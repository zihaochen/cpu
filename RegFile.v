==> flow/design.v <==
module RegFile(instruction_in, WBInstruction, DataOut, clk, A, B, wdata, instruction_out);
input wire [31:0] instruction_in;
input wire [31:0] WBInstruction;
input wire [31:0] DataOut;
input clk;
output reg [31:0] A;
output reg [31:0] B;
output reg [31:0] wdata;
output reg [31:0] instruction_out;
reg RegWrite;
reg [4:0] ws;
reg [31:0] regFile[31:0];
wire [5:0] op;
wire [5:0] WBop, func;
integer immOrNot;
integer i;
parameter add   = 6'b100000;
parameter addi  = 6'b001000;
parameter addu  = 6'b100001;
parameter sub   = 6'b100010;
parameter subu  = 6'b100011;
parameter mult  = 6'b011000;
parameter multu = 6'b011001;
parameter div   = 6'b011010;
parameter divu  = 6'b011011;
parameter xxor  = 6'b100110;
parameter mfhi  = 6'b010000;
parameter mflo  = 6'b010010;
parameter sll   = 6'b000000;
parameter lw    = 6'b100011;
parameter sw    = 6'b101011;
parameter lui   = 6'b001111;
parameter beq   = 6'b000100;
parameter bne   = 6'b000101;
parameter j     = 6'b000010;
assign op = instruction_in[31:26];
assign WBop = WBInstruction[31:26];
assign func = WBInstruction[5:0];
initial begin
	for (i = 0; i < 32; i = i + 1)
		begin
			regFile[i] = 0;
		end
end
always @(posedge clk)
begin   
    instruction_out = instruction_in;
    case (WBop) 
        6'b000000:
            case (func)         
                add, addu, sub, subu, xxor: 
                    begin
                        RegWrite = 1;
                        ws = WBInstruction[15:11];
                    end
            endcase
        lw, lui, addi:
            begin
                RegWrite = 1;
                ws = WBInstruction[20:16];
            end
        default:
            RegWrite = 0;
    endcase
    if (RegWrite == 1) 
        begin
            regFile[ws] = DataOut;
        end
    case (op)
        addi, lui, lw, sw:
           immOrNot = 1;
       default:
           immOrNot = 0;
    endcase
    if (immOrNot == 0) 
        begin
            A = regFile[instruction_in[25:21]];
            B = regFile[instruction_in[20:16]];            
        end
    else 
        begin
            A = regFile[instruction_in[25:21]];
            B = {{16{instruction_in[15]}}, instruction_in[15:0]};
        end
    wdata = regFile[instruction_in[20:16]];
end
endmodule
Reports on RegFile
What the tools print for RegFile, step after step.
Lines are those of the file above, counted from 1.
Operators carry their Yosys type and port widths (W data, S select, Z words).
Library cell names are shortened.
The mark - stands for no value.

design
  design top = RegFile
  clock input = clk
  standard-cell library = sky130hd
  library corner = tt_025C_1v80

Word level
Source: Yosys, flattened and elaborated. Widths are those after wreduce; folded enables and synchronous resets count as part of the registers. Registers that Yosys merges into a memory's read port (data or address) are not register bits. Print and check cells do not count. Equal cells are merged and count once.

word-level totals
  bits of input ports = 97
  cells after elaboration = 255
  register bits after elaboration = 1,158

cells by class
  equal/unequal tests = 105
  muxes and demuxes = 72
  reduce/logical cells = 40

operators with widths
  cell                  number
  $pmux W32 S32         2
  $pmux W32 S2          32
  $mux W32              33
  $reduce_or A31 Y1     32
  $eq A5 B5 Y1 const B  48
  $eq A5 B4 Y1 const B  24
  $eq A5 B3 Y1 const B  12
  $eq A6 B6 Y1 const B  8
  $logic_not A32 Y1     1
  $eq A5 B2 Y1 const B  6
  $eq A6 B4 Y1 const B  4
  $eq A5 B1 Y1 const B  3
  $logic_not A5 Y1      3
  $pmux W5 S2           1
  $logic_not A6 Y1      1
  $reduce_or A5 Y1      1
  $mux W5               1
  $reduce_or A4 Y1      1
  $reduce_or A3 Y1      1
  $pmux W1 S2           1
  $mux W1               2

Longest topological paths
Longest topological path by Yosys (ltp), each cell counted once; first at word level (registers and memories cut), then after technology mapping (sequential cells cut; the memories' decode and read muxes count).

depth
  depth in word-level cells = 10
  ABC_AREA = 0
  gate-level depth with buffers = 17
  depth with buffers taken out = 11

Mapped cells and area
Yosys stat after the flow's synthesis: flattened, memories mapped to cells. It holds for the ABC_AREA given above (unset counts as 0); a run with the other value may have another netlist.
The area totals of this step are shown rounded.

cells by type
  cell type  number  area in all (µm²)
  dfxtp_1    1,158   2.32E+04
  mux2_2     540     6.08E+03
  mux2i_1    566     5.67E+03
  nand2_1    906     3.4E+03
  inv_1      477     1.79E+03
  clkbuf_1   450     1,689.12
  nor4_1     218     1.36E+03
  a31oi_1    214     1.34E+03
  o22ai_1    203     1.27E+03
  a221oi_1   104     910.874
  o2bb2ai_1  94      823.29
  o2111ai_1  81      709.43
  a22o_1     79      691.914
  nor2_1     155     581.808
  a221o_1    42      420.403
  nand4_1    64      400.384
  a22oi_1    48      360.346
  nor3_1     70      350.336

Other cell types: 66; their cells: 734.

synthesis totals
  flip-flop cells = 1,158
  mapped cells = 6,203
  synthesis area = 0.057 mm²

Timing after synthesis
Source: OpenSTA report_checks on the synthesized netlist (no wires, ideal clock, input and output delay 20% of the period each), path of least setup slack; recovery checks are left aside. Register names are those of the netlist, which keeps one name where synthesis merged equal registers.

timing path after synthesis
  kind = input port to flip-flop
  from = input WBInstruction[26]
  to = register B[31]
  buffers on the path = 4
  launch time at the first pin = 1.260 ns
  path delay = 3.820 ns
  input delay = 1.260 ns
  setup slack = 1.220 ns
  driving pins on the path = 14
  required time = 6.184 ns
  period = 6.3 ns
  setup time = 0.116 ns
  arrival time = 4.964 ns
  period reached after synthesis = 5.08 ns

"path delay" is the arrival time less input delay plus setup time.
"driving pins on the path" counts driving pins, that of a launching flip-flop among them; a cell with two outputs on the path counts twice.
"period reached after synthesis" is the clock period less the worst setup slack; recovery checks do not enter. This is arithmetic on one report: input and output delays are still those of the set period (20% each).
The rows between start and end are the longest chain of elaborated cells between them; the timing report does not say that the signal goes this way. Where chains are equally long, one stands for them.
A line is the first line of the expression or statement that the cell stems from. Yosys adds cells for indexed reads and writes and turns some case tables into memories.

on the way, after synthesis
  cells stage by stage = buf_2 -> nor4_4 -> o2111ai_4 -> buf_6 -> o221ai_2 -> o22ai_4 -> or3_1 -> clkbuf_1 -> nor2_1 -> buf_2 -> mux2_2 -> a2111oi_0 -> nand4_1 -> a31o_2
  length of the longest elaborated chain = 9
  elaborated cells on any way between the ends = 137
  those cells by class = eq/ne: 34; mux: 68; reduce/logical: 35

RTL lines, path after synthesis
  item                RTL line  RTL
  start: declaration  3         input wire [31:0] WBInstruction;
  $eq A6 B6 Y1        48        case (WBop)
  $reduce_or A3 Y1    48
  $pmux W5 S2         48
  $eq A5 B5 Y1        67        regFile[ws] = DataOut;
  $reduce_or A31 Y1   -
  $pmux W32 S2        67
  $mux W32            65        if (RegWrite == 1)
  $pmux W32 S32       78        B = regFile[instruction_in[20:16]];
  $mux W32            75        if (immOrNot == 0)
  end: assignment     78
  end: assignment     83        B = {{16{instruction_in[15]}}, instruction_in[15:0]};
  end: declaration    7         output reg [31:0] B;

Timing after layout
From the final timing report of job 1: the path of least setup slack in the routed layout; clock arrival at registers is part of the times.

timing path after layout
  kind = input port to flip-flop
  from = input WBInstruction[29]
  to = register B[20]
  setup slack = -0.15 ns
  arrival time = 6.29 ns
  driving pins on the path = 14
  launch time at the first pin = 1.08 ns
  required time = 6.14 ns
  period = 5.42 ns
  buffers on the path = 4
  input delay = 1.08 ns
  setup time = 0.10 ns

The rows between start and end are the longest chain of elaborated cells between them; the timing report does not say that the signal goes this way. Where chains are equally long, one stands for them.

on the way, after layout
  cells stage by stage = clkdlybuf4s50_1 -> or3b_1 -> a211o_4 -> buf_4 -> and4_1 -> a211oi_4 -> buf_12 -> nand3_4 -> buf_4 -> mux2_2 -> a222oi_1 -> nor4b_4 -> nand4_1 -> a21o_1
  length of the longest elaborated chain = 9
  elaborated cells on any way between the ends = 137
  those cells by class = eq/ne: 34; mux: 68; reduce/logical: 35

RTL lines, path after layout
  item                RTL line  RTL
  start: declaration  3         input wire [31:0] WBInstruction;
  $eq A6 B6 Y1        48        case (WBop)
  $reduce_or A3 Y1    48
  $pmux W5 S2         48
  $eq A5 B5 Y1        67        regFile[ws] = DataOut;
  $reduce_or A31 Y1   -
  $pmux W32 S2        67
  $mux W32            65        if (RegWrite == 1)
  $pmux W32 S32       78        B = regFile[instruction_in[20:16]];
  $mux W32            75        if (immOrNot == 0)
  end: assignment     78
  end: assignment     83        B = {{16{instruction_in[15]}}, instruction_in[15:0]};
  end: declaration    7         output reg [31:0] B;

==> results <==
Stored flow runs of RegFile (2 of them; Yosys, OpenROAD, sky130hd). They differ in their settings and are not a sequence. Constraints: input delay and output delay 20% of the set period each, output load 0.01 pF.
"clock period achieved" is the run's clock period less its worst setup slack. It is reckoned from that one timing run; input and output delays stay at 20% of the period that was set.
"critical path time": the worst setup path's part of the clock period (all of it between registers, 20% less for each end at a port) less its slack. A launch clock that arrives late makes it longer, a capture clock that arrives late makes it shorter.
By "total power of the final layout" is meant OpenSTA's value without simulated activity: inputs other than the clock are taken to toggle once in ten clock periods, and the tool carries that through the logic.
The results are shown rounded.
Among the settings, . means not set for that run.

name                                    job 1                    job 2
period_ns                               5.42                     6.96
CAP_MARGIN                              20                       20
CORE_MARGIN                             2                        2
CORE_UTILIZATION                        40                       33
SLEW_MARGIN                             20                       20
PLACE_DENSITY_LB_ADDON                  .                        0.18
CORE_ASPECT_RATIO                       .                        0.95
ABC_AREA                                .                        1
GPL_TIMING_DRIVEN                       .                        1
CTS_CLUSTER_DIAMETER                    .                        53
MAX_ROUTING_LAYER                       .                        met5
die area (mm²)                          0.14                     0.17
total power of the final layout (uW)    24,000                   18,000
netlist area reported by Yosys (mm²)    0.057                    0.055
worst setup slack after layout (ns)     -0.15                    1.1
standard-cell area after routing (mm²)  0.075                    0.064
utilization after routing (%)           53                       39
clock period achieved (ns)              5.567                    5.869
critical path time (ns)                 4.48                     4.48
kind of the worst setup path            input port to flip-flop  input port to flip-flop
worst hold slack after layout (ns)      0.46                     0.46
final setup TNS (ns)                    -0.26                    0.000
